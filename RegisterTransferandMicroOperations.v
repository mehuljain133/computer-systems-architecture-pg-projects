==> flow/design.v <==
module all_in_one_computer_system(
    input CLK, RESET,  
    input [3:0] A, B,  
    input [7:0] DATA_IN,  
    input [3:0] OPCODE,  
    input READ, WRITE,  
    output [7:0] DATA_OUT,  
    output [3:0] ALU_RESULT,  
    output [3:0] PC,  
    output [7:0] IR  
);
reg [7:0] memory [15:0];  
reg [7:0] ACCUMULATOR;   
reg [3:0] PC_reg;        
reg [7:0] IR_reg;        
reg [3:0] ALU_result_reg;  
always @(posedge CLK or posedge RESET) begin
    if (RESET) begin
        PC_reg <= 4'b0000;    
        IR_reg <= 8'b00000000;  
        ACCUMULATOR <= 8'b00000000;  
    end else begin
        if (READ) begin
            DATA_OUT <= memory[PC_reg];  
            IR_reg <= DATA_IN;           
            PC_reg <= PC_reg + 1;        
        end
        if (WRITE) begin
            memory[PC_reg] <= DATA_IN;  
        end
    end
end
always @(posedge CLK) begin
    case (OPCODE)
        4'b0000: ALU_result_reg <= A + B;       
        4'b0001: ALU_result_reg <= A - B;       
        4'b0010: ALU_result_reg <= A & B;       
        4'b0011: ALU_result_reg <= A | B;       
        4'b0100: ALU_result_reg <= A ^ B;       
        4'b0101: ALU_result_reg <= ~A;          
        4'b0110: ALU_result_reg <= A << 1;      
        4'b0111: ALU_result_reg <= A >> 1;      
        default: ALU_result_reg <= 4'b0000;
    endcase
end
assign ALU_RESULT = ALU_result_reg;
assign PC = PC_reg;
assign IR = IR_reg;
reg [7:0] control_signals;
always @(posedge CLK) begin
    case (OPCODE)
        4'b0000: control_signals <= 8'b00000001;  
        4'b0001: control_signals <= 8'b00000010;  
        4'b0010: control_signals <= 8'b00000100;  
        4'b0011: control_signals <= 8'b00001000;  
        default: control_signals <= 8'b00000000;
    endcase
end
reg [7:0] stack [7:0];  
reg [2:0] stack_ptr;     
always @(posedge CLK or posedge RESET) begin
    if (RESET) begin
        stack_ptr <= 3'b000;  
    end else if (READ) begin
        stack[stack_ptr] <= DATA_IN;
        stack_ptr <= stack_ptr + 1;
    end else if (WRITE) begin
        stack_ptr <= stack_ptr - 1;
    end
end
endmodule
From RTL to reports: all_in_one_computer_system
The steps from the RTL of all_in_one_computer_system to its reports follow in flow order.
Lines are those of the file above, counted from 1.
Operators: Yosys type, input widths -> output width; for muxes data width and select width s.
Cell names lack the library's common part.
A cell with n/a has no value.
Set-up
  top: all_in_one_computer_system
  clock port: CLK
  cell library: sky130hd
  library corner: tt_025C_1v80

Elaborated design
Source: Yosys, flattened and elaborated. Widths are those after wreduce. Registers that Yosys merges into a memory's read port (data or address) are not register bits. Print and check cells do not count. Equal cells are merged and count once.
Cells by class
  add/sub/neg operators: 3
  equality and inequality tests: 22
  mux-type cells: 2
  reductions and logical operators: 19
  bitwise logic cells: 5
Operators by type and width (count)
  $pmux 8 s16: 1
  $reduce_and 3->1: 16
  $eq 4x3->1 const B: 8
  $eq 4x4->1 const B: 8
  $pmux 4 s8: 1
  $eq 4x2->1 const B: 4
  $eq 4x1->1 const B: 2
  $logic_not 4->1: 2
  $add 4x1->4 const B: 1
  $add 4x4->4: 1
  $sub 4x4->4: 1
  $and 4x4->4: 1
  $or 4x4->4: 1
  $xor 4x4->4: 1
  $not 4->4: 1
  $reduce_and 2->1: 1
  $not 1->1: 1
Storage and ports
  input bits: 24
  register bits after elaboration: 152

Longest topological paths
Longest topological path by Yosys (ltp), each cell counted once; first at word level (registers and memories cut), then after technology mapping (sequential cells cut; the memories' decode and read muxes count).
Depth
  depth in word-level cells: 2
  ABC_AREA: 0
  depth in mapped cells: 9
  mapped depth without buffers: 9

Netlist
Source: synth_stat.txt of the flow (Yosys; design flattened, memories mapped). It holds for the ABC_AREA given above (unset counts as 0); a run with the other value may have another netlist.
Cell types
  edfxtp_1: count 136, area in all 4.08E+03 µm²
  dfrtp_1: count 12, area in all 300.288 µm²
  ha_1: count 16, area in all 200.192 µm²
  nand2_1: count 42, area in all 157.651 µm²
  mux2_2: count 10, area in all 112.608 µm²
  nor2_1: count 29, area in all 108.854 µm²
  mux2i_1: count 10, area in all 100.096 µm²
  a22oi_1: count 11, area in all 82.579 µm²
  dfxtp_1: count 4, area in all 80.077 µm²
  buf_2: count 15, area in all 75.072 µm²
  a21oi_1: count 14, area in all 70.067 µm²
  a22o_1: count 8, area in all 70.067 µm²
  o22ai_1: count 11, area in all 68.816 µm²
  mux4_2: count 3, area in all 67.565 µm²
  a222oi_1: count 6, area in all 60.058 µm²
  buf_6: count 5, area in all 56.304 µm²
  inv_1: count 15, area in all 56.304 µm²
  nand2b_1: count 9, area in all 56.304 µm²
Other cell types: 35; their cells: 96.
Synthesis totals
  cells in the netlist: 452
  mapped area: 6466.2 µm²
  buffer cells: 27
  mapped flip-flops: 152
  sequential area: 4464.3 µm²

Path before layout
Source: OpenSTA report_checks on the synthesized netlist (no wires, ideal clock, input and output delay 20% of the period each), path of least setup slack; recovery checks are left aside. Register names are those of the netlist, which keeps one name where synthesis merged equal registers.
Timing after synthesis
  path type: in2reg
  from: in OPCODE[2]
  to: reg ALU_result_reg[3]
  setup slack: 0.663 ns
  delay of the path: 1.953 ns
  input delay: 0.654 ns
  arrival: 2.525 ns
  clock period: 3.27 ns
  launch time at the first pin: 0.654 ns
  stages: 9
  period reached after synthesis: 2.607 ns
"delay of the path" is the arrival time less input delay plus setup time.
"stages": output pins that drive a net of the path, with the launching flip-flop's if there is one; two outputs of one cell count as two.
"period reached after synthesis" is the clock period less the worst setup slack; recovery checks do not enter. This is arithmetic on one report: input and output delays are still those of the set period (20% each).
The rows between start and end are the longest chain of elaborated cells between them; the timing report does not say that the signal goes this way. Where chains are equally long, one stands for them.
A line is the first line of the expression or statement that the cell stems from. Yosys adds cells for indexed reads and writes and turns some case tables into memories.
A register here has more assigning lines than the two given.
Between the ends, after synthesis
  cell sequence: buf_2 > nor4b_1 > mux2_2 > inv_1 > ha_1 > nor2b_1 > o21a_1 > or3b_1 > o221ai_1
  length of the longest elaborated chain: 2
Ends and longest elaborated chain, after synthesis
  start: declaration: line 5  | input [3:0] OPCODE,
  $eq 4x3->1: line 34  | case (OPCODE)
  $pmux 4 s8: line 34
  end: assignment: line 35  | 4'b0000: ALU_result_reg <= A + B;
  end: assignment: line 36  | 4'b0001: ALU_result_reg <= A - B;
  end: declaration: line 16  | reg [3:0] ALU_result_reg;

Timing after layout
Path of least setup slack in the final report of stored run 1 (OpenROAD, finished layout, wires in). Where an end is a register, its clock arrival counts in the times.
Timing after layout
  path type: in2reg
  from: in OPCODE[1]
  to: reg ALU_result_reg[3]
  input delay: 0.62 ns
  setup slack: 0.36 ns
  launch time at the first pin: 0.62 ns
  arrival: 3.08 ns
  clock period: 3.09 ns
  stages: 9
The rows between start and end are the longest chain of elaborated cells between them; the timing report does not say that the signal goes this way. Where chains are equally long, one stands for them.
A register here has more assigning lines than the two given.
Between the ends, after layout
  cell sequence: clkdlybuf4s50_1 > nor4b_1 > mux2_2 > inv_1 > ha_1 > nor2b_1 > o21a_1 > or3b_1 > o221ai_1
  length of the longest elaborated chain: 2
Ends and longest elaborated chain, after layout
  start: declaration: line 5  | input [3:0] OPCODE,
  $eq 4x3->1: line 34  | case (OPCODE)
  $pmux 4 s8: line 34
  end: assignment: line 35  | 4'b0000: ALU_result_reg <= A + B;
  end: assignment: line 36  | 4'b0001: ALU_result_reg <= A - B;
  end: declaration: line 16  | reg [3:0] ALU_result_reg;

Lab notebook: all_in_one_computer_system

Below are 2 stored runs of the flow (Yosys, OpenROAD; platform sky130hd) on all_in_one_computer_system, each with its settings and what was measured, unordered. Constraints: input delay and output delay 20% of the set period each, output load 0.01 pF.
"achieved clock period (ns)" = clock period - worst setup slack. The figure is calculated, with input and output delays left at 20% of the set period.
"worst setup path time (ns)": the worst setup path's part of the clock period (all of it between registers, 20% less for each end at a port) less its slack. A launch clock that arrives late makes it longer, a capture clock that arrives late makes it shorter.
"finish__power__total": no workload was simulated; the value follows from the tool's default switching activity.

Flow files of stored run 1
==> flow/run.sh <==
#!/bin/bash
# the make line also repeats the synthesis and layout settings of config.mk as NAME=value (left out here)
make -C /OpenROAD-flow-scripts/flow DESIGN_CONFIG=/design/flow/config.mk WORK_HOME=/design/flow/orfs CLKGATE_MAP_FILE= finish
==> flow/config.mk <==
export PLATFORM = sky130hd
export DESIGN_NAME = all_in_one_computer_system
export DESIGN_NICKNAME = all_in_one_computer_system
export VERILOG_FILES = /design/flow/design.v
export SDC_FILE = /design/flow/constraint.sdc
export NUM_CORES = 4
export LEC_CHECK = 0
export CAP_MARGIN = 20
export CORE_MARGIN = 2
export CORE_UTILIZATION = 37
export SLEW_MARGIN = 20
==> flow/constraint.sdc <==
create_clock -name core_clock -period 3.09 [get_ports {CLK}]
set_input_delay 0.6180 -clock core_clock [delete_from_list [all_inputs] [get_ports {CLK}]]
set_output_delay 0.6180 -clock core_clock [all_outputs]
set_load 0.01 [all_outputs]

report of stored run 1
yosys chip area after synthesis (um^2): 6466.2
finish__design__die__area: 18549.1
finish__design__instance__area__stdcell: 7878.8
finish__design__instance__utilization: 0.4587
finish__timing__setup__ws: 0.357
finish__timing__setup__tns: 0.000
finish__timing__hold__ws: 0.508
finish__power__total: 6.537e-03
achieved clock period (ns): 2.733
worst setup path time (ns): 2.12
worst setup path kind: in2reg

Flow files of stored run 2
==> flow/run.sh <==
#!/bin/bash
# the make line also repeats the synthesis and layout settings of config.mk as NAME=value (left out here)
make -C /OpenROAD-flow-scripts/flow DESIGN_CONFIG=/design/flow/config.mk WORK_HOME=/design/flow/orfs CLKGATE_MAP_FILE= finish
==> flow/config.mk <==
export PLATFORM = sky130hd
export DESIGN_NAME = all_in_one_computer_system
export DESIGN_NICKNAME = all_in_one_computer_system
export VERILOG_FILES = /design/flow/design.v
export SDC_FILE = /design/flow/constraint.sdc
export NUM_CORES = 4
export LEC_CHECK = 0
export CAP_MARGIN = 25
export CELL_PAD_IN_SITES_GLOBAL_PLACEMENT = 3
export CORE_ASPECT_RATIO = 1.52
export CORE_MARGIN = 6
export CORE_UTILIZATION = 49
export CTS_CLUSTER_DIAMETER = 394
export GPL_ROUTABILITY_DRIVEN = 0
export HOLD_SLACK_MARGIN = 0.07
export MAX_ROUTING_LAYER = met4
export MIN_ROUTING_LAYER = met1
export PLACE_DENSITY_LB_ADDON = 0.09
export SETUP_SLACK_MARGIN = 0.43
export SLEW_MARGIN = 30
export TNS_END_PERCENT = 30
==> flow/constraint.sdc <==
create_clock -name core_clock -period 2.99 [get_ports {CLK}]
set_input_delay 0.5980 -clock core_clock [delete_from_list [all_inputs] [get_ports {CLK}]]
set_output_delay 0.5980 -clock core_clock [all_outputs]
set_load 0.01 [all_outputs]

report of stored run 2
yosys chip area after synthesis (um^2): 6466.2
finish__design__die__area: 16158.0
finish__design__instance__area__stdcell: 7973.9
finish__design__instance__utilization: 0.6217
finish__timing__setup__ws: 0.483
finish__timing__setup__tns: 0.000
finish__timing__hold__ws: 0.508
finish__power__total: 7.006e-03
achieved clock period (ns): 2.507
worst setup path time (ns): 1.91
worst setup path kind: reg2out
