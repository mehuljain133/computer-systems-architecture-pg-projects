==> flow/design.v <==
module io_architecture(
    input CLK, RESET,  
    input [7:0] DATA_IN,  
    input [7:0] IO_ADDR,  
    input [7:0] MEM_ADDR,  
    input [7:0] DMA_DATA,  
    input PIO_READ, PIO_WRITE,  
    input DMA_REQUEST, DMA_ACK,  
    output reg [7:0] DATA_OUT,  
    output reg [7:0] MEM_OUT,  
    output reg PIO_STATUS,  
    output reg DMA_STATUS  
);
reg [7:0] io_device [15:0];  
always @(posedge CLK or posedge RESET) begin
    if (RESET) begin
        PIO_STATUS <= 0;
        DATA_OUT <= 8'b00000000;
    end else begin
        if (PIO_WRITE) begin
            io_device[IO_ADDR] <= DATA_IN;  
            PIO_STATUS <= 1;  
        end else if (PIO_READ) begin
            DATA_OUT <= io_device[IO_ADDR];  
            PIO_STATUS <= 1;  
        end else begin
            PIO_STATUS <= 0;  
        end
    end
end
reg [7:0] memory [31:0];  
reg [7:0] dma_buffer;  
always @(posedge CLK or posedge RESET) begin
    if (RESET) begin
        DMA_STATUS <= 0;
        MEM_OUT <= 8'b00000000;
        dma_buffer <= 8'b00000000;
    end else begin
        if (DMA_REQUEST && !DMA_ACK) begin
            dma_buffer <= DMA_DATA;  
            memory[MEM_ADDR] <= dma_buffer;  
            DMA_STATUS <= 1;  
        end else if (DMA_ACK) begin
            MEM_OUT <= memory[MEM_ADDR];  
            DMA_STATUS <= 0;  
        end else begin
            DMA_STATUS <= 0;  
        end
    end
end
endmodule
* Reports on io_architecture
Tool output for the design above, in the order of the flow. Line numbers count from 1 in the design file above. Cell names lack the library's common part. A cell with - has no value.
Set-up: top io_architecture, clock port CLK, standard-cell library sky130hd, corner tt_025C_1v80

* Word level
Source: Yosys, flattened and elaborated. Widths are those after wreduce. Registers that Yosys merges into a memory's read port (data or address) are not register bits. Print and check cells do not count. Equal cells are merged and count once.
Word-level totals: flip-flop bits (word level) 410, elaborated cells 161, output and inout port bits 18
Operators by class: eq/ne operators 46, bitwise operators 3, muxes and demuxes 5, reduce/logical cells 54
Operator list (number):
- 8-bit parallel mux with 32-bit select | 1
- 3-bit AND reduction | 48
- 8-bit parallel mux with 16-bit select | 1
- 5-bit equality test with constant B | 16
- 5-bit by 4-bit equality test with 1-bit output with constant B | 8
- 4-bit equality test with constant B | 8
- 5-bit by 3-bit equality test with 1-bit output with constant B | 4
- 4-bit by 3-bit equality test with 1-bit output with constant B | 4
- 5-bit by 2-bit equality test with 1-bit output with constant B | 2
- 4-bit by 2-bit equality test with 1-bit output with constant B | 2
- 5-bit by 1-bit equality test with 1-bit output with constant B | 1
- 5-bit logical NOT | 1
- 2-bit AND reduction | 2
- 4-bit by 1-bit equality test with 1-bit output with constant B | 1
- 4-bit logical NOT | 1
- 1-bit NOT | 3
- 1-bit two-way mux | 3
- 1-bit logical AND | 1
- 1-bit logical NOT | 1

* Longest topological paths
Depth = most cells in a row (Yosys ltp): at word level without a register or memory, in the mapped netlist without a sequential cell, where the memories' decode and read muxes count.
Logic depth: depth in word-level cells 4, ABC_AREA 0, depth in mapped cells 8, depth with buffers taken out 5

* Mapped cells and area
Source: synth_stat.txt of the flow (Yosys; design flattened, memories mapped). It holds for the ABC_AREA given above (unset counts as 0); a run with the other value may have another netlist.
Mapped netlist: sequential part of the area 12181.7 um^2, cell count 1109, chip area (Yosys) 16711.0 um^2, mapped flip-flops 410, buffers 79
Cell types:
- edfxtp_1 | number 384, area in all 1.15E+04 um^2
- nand3_1 | number 137, area in all 685.658 um^2
- dfrtp_1 | number 26, area in all 650.624 um^2
- mux2_2 | number 23, area in all 258.998 um^2
- a22oi_1 | number 31, area in all 232.723 um^2
- buf_2 | number 36, area in all 180.173 um^2
- nand4_1 | number 27, area in all 168.912 um^2
- and3_1 | number 26, area in all 162.656 um^2
- mux2i_1 | number 16, area in all 160.154 um^2
- o21ai_0 | number 31, area in all 155.149 um^2
- nor2_1 | number 40, area in all 150.144 um^2
- nand2_1 | number 35, area in all 131.376 um^2
- buf_6 | number 11, area in all 123.869 um^2
- and3b_1 | number 12, area in all 105.101 um^2
- a21oi_1 | number 19, area in all 95.091 um^2
- nor4_1 | number 13, area in all 81.328 um^2
- clkbuf_1 | number 21, area in all 78.826 um^2
- a31oi_1 | number 12, area in all 75.072 um^2
Other cell types: 58; their cells: 209.

* Worst setup path after synthesis
Path of least setup slack by OpenSTA after synthesis, without wires, with an ideal clock, recovery checks aside; 20% of the period is set as input and as output delay. Where synthesis merged equal registers, the netlist keeps one of their names.
Timing post-synthesis: path kind input-to-reg, start in RESET, end reg memory[16][0], required time 2.230 ns, time at the first pin 0.520 ns, setup slack -0.053 ns, period 2.6 ns, setup time 0.370 ns, input delay 0.520 ns, delay of the path 2.133 ns, buffers on the path 2, stages 6, arrival 2.283 ns, synthesis period reached 2.653 ns
"delay of the path" is the arrival time less input delay plus setup time. "stages": output pins that drive a net of the path, with the launching flip-flop's if there is one; two outputs of one cell count as two. "synthesis period reached" = period - worst setup slack (recovery checks aside). The figure is calculated, with input and output delays left at 20% of the set period. The rows between start and end are the longest chain of elaborated cells between them; the timing report does not say that the signal goes this way. Where chains are equally long, one stands for them. Each line given opens the expression or statement behind the cell; cells for indexed reads and writes are added by Yosys, which also makes memories of some case tables.
Between the ends, post-synthesis: cell sequence inv_1 -> and2_1 -> clkbuf_1 -> clkbuf_1 -> nand2_1 -> nor2_1, length of the longest elaborated chain 2, elaborated cells between the ends (all ways) 2, RTL lines with such cells 0
RTL lines, path post-synthesis:
- start, declared | line 2 | input CLK, RESET,
- 1-bit NOT
- 3-bit AND reduction
- end, assigned | line 41 | memory[MEM_ADDR] <= dma_buffer;
- end, declared | line 31 | reg [7:0] memory [31:0];

* Timing after layout
Path of least setup slack in the final report of stored run 1 (OpenROAD, finished layout, wires in). Where an end is a register, its clock arrival counts in the times.
Timing after layout: path kind input-to-reg, start in IO_ADDR[1], end reg DATA_OUT[7], setup slack 0.85 ns, stages 8, required time 3.21 ns, input delay 0.55 ns, buffers on the path 3, arrival 2.36 ns, time at the first pin 0.55 ns, period 2.76 ns, setup time 0.11 ns
The rows between start and end are the longest chain of elaborated cells between them; the timing report does not say that the signal goes this way. Where chains are equally long, one stands for them.
Between the ends, after layout: cell sequence dlygate4sd2_1 -> bufbuf_16 -> and3_1 -> a311o_1 -> a32o_1 -> a211oi_1 -> buf_4 -> o21ai_1, length of the longest elaborated chain 2, elaborated cells between the ends (all ways) 17
RTL lines, path after layout:
- start, declared | line 4 | input [7:0] IO_ADDR,
- 4-bit equality test | line 24 | DATA_OUT <= io_device[IO_ADDR];
- 8-bit parallel mux with 16-bit select | line 24
- end, assigned | line 18 | DATA_OUT <= 8'b00000000;
- end, assigned | line 24
- end, declared | line 9 | output reg [7:0] DATA_OUT,

Settings and measured results of 2 stored flow runs for module io_architecture (sky130hd), not sorted in any way. The constraints put input and output delay at 20% of the set period each and load the outputs with 0.01 pF.
"period achieved" is the run's clock period less its worst setup slack. It is reckoned from that one timing run; input and output delays stay at 20% of the period that was set.
"critical path time" is the time allowed to the run's worst setup path (the clock period less input and output delay, where it has them) less its slack. Clock arrival times count: a late capture clock shortens it, a late launch clock lengthens it.
"total power of the final layout" rests on the timing tool's default activity at the inputs, not on a simulated workload.

* Stored run 1 | settings: period_ns 2.76; SETUP_SLACK_MARGIN 0.8; CAP_MARGIN 20; CORE_MARGIN 2; CORE_UTILIZATION 40; SLEW_MARGIN 20 | results: total power of the final layout 13,854 µW; standard-cell area after layout 21,077.7 um^2; total negative slack 0.000 ns; worst setup slack after layout 0.845 ns; smallest hold slack 0.505 ns; netlist area reported by Yosys 16,711.0 um^2; period achieved 1.915 ns; critical path time 1.36 ns; kind of the worst setup path input-to-reg; final utilization 51.4 %; overall die area 43,428.5 um^2
* Stored run 2 | settings: period_ns 1.76; CORE_UTILIZATION 31; HOLD_SLACK_MARGIN 0.27; CORE_MARGIN 7; CELL_PAD_IN_SITES_DETAIL_PLACEMENT 2; GPL_TIMING_DRIVEN 0; CTS_CLUSTER_DIAMETER 359; SLEW_MARGIN 25; MIN_ROUTING_LAYER met1; MAX_ROUTING_LAYER met5; CAP_MARGIN 20 | results: standard-cell area after layout 20,963.9 um^2; total negative slack -0.381 ns; final utilization 39.7 %; worst setup slack after layout -0.148 ns; smallest hold slack 0.424 ns; critical path time 1.56 ns; kind of the worst setup path input-to-reg; netlist area reported by Yosys 16,711.0 um^2; total power of the final layout 21,997 µW; overall die area 60,602.1 um^2; period achieved 1.908 ns
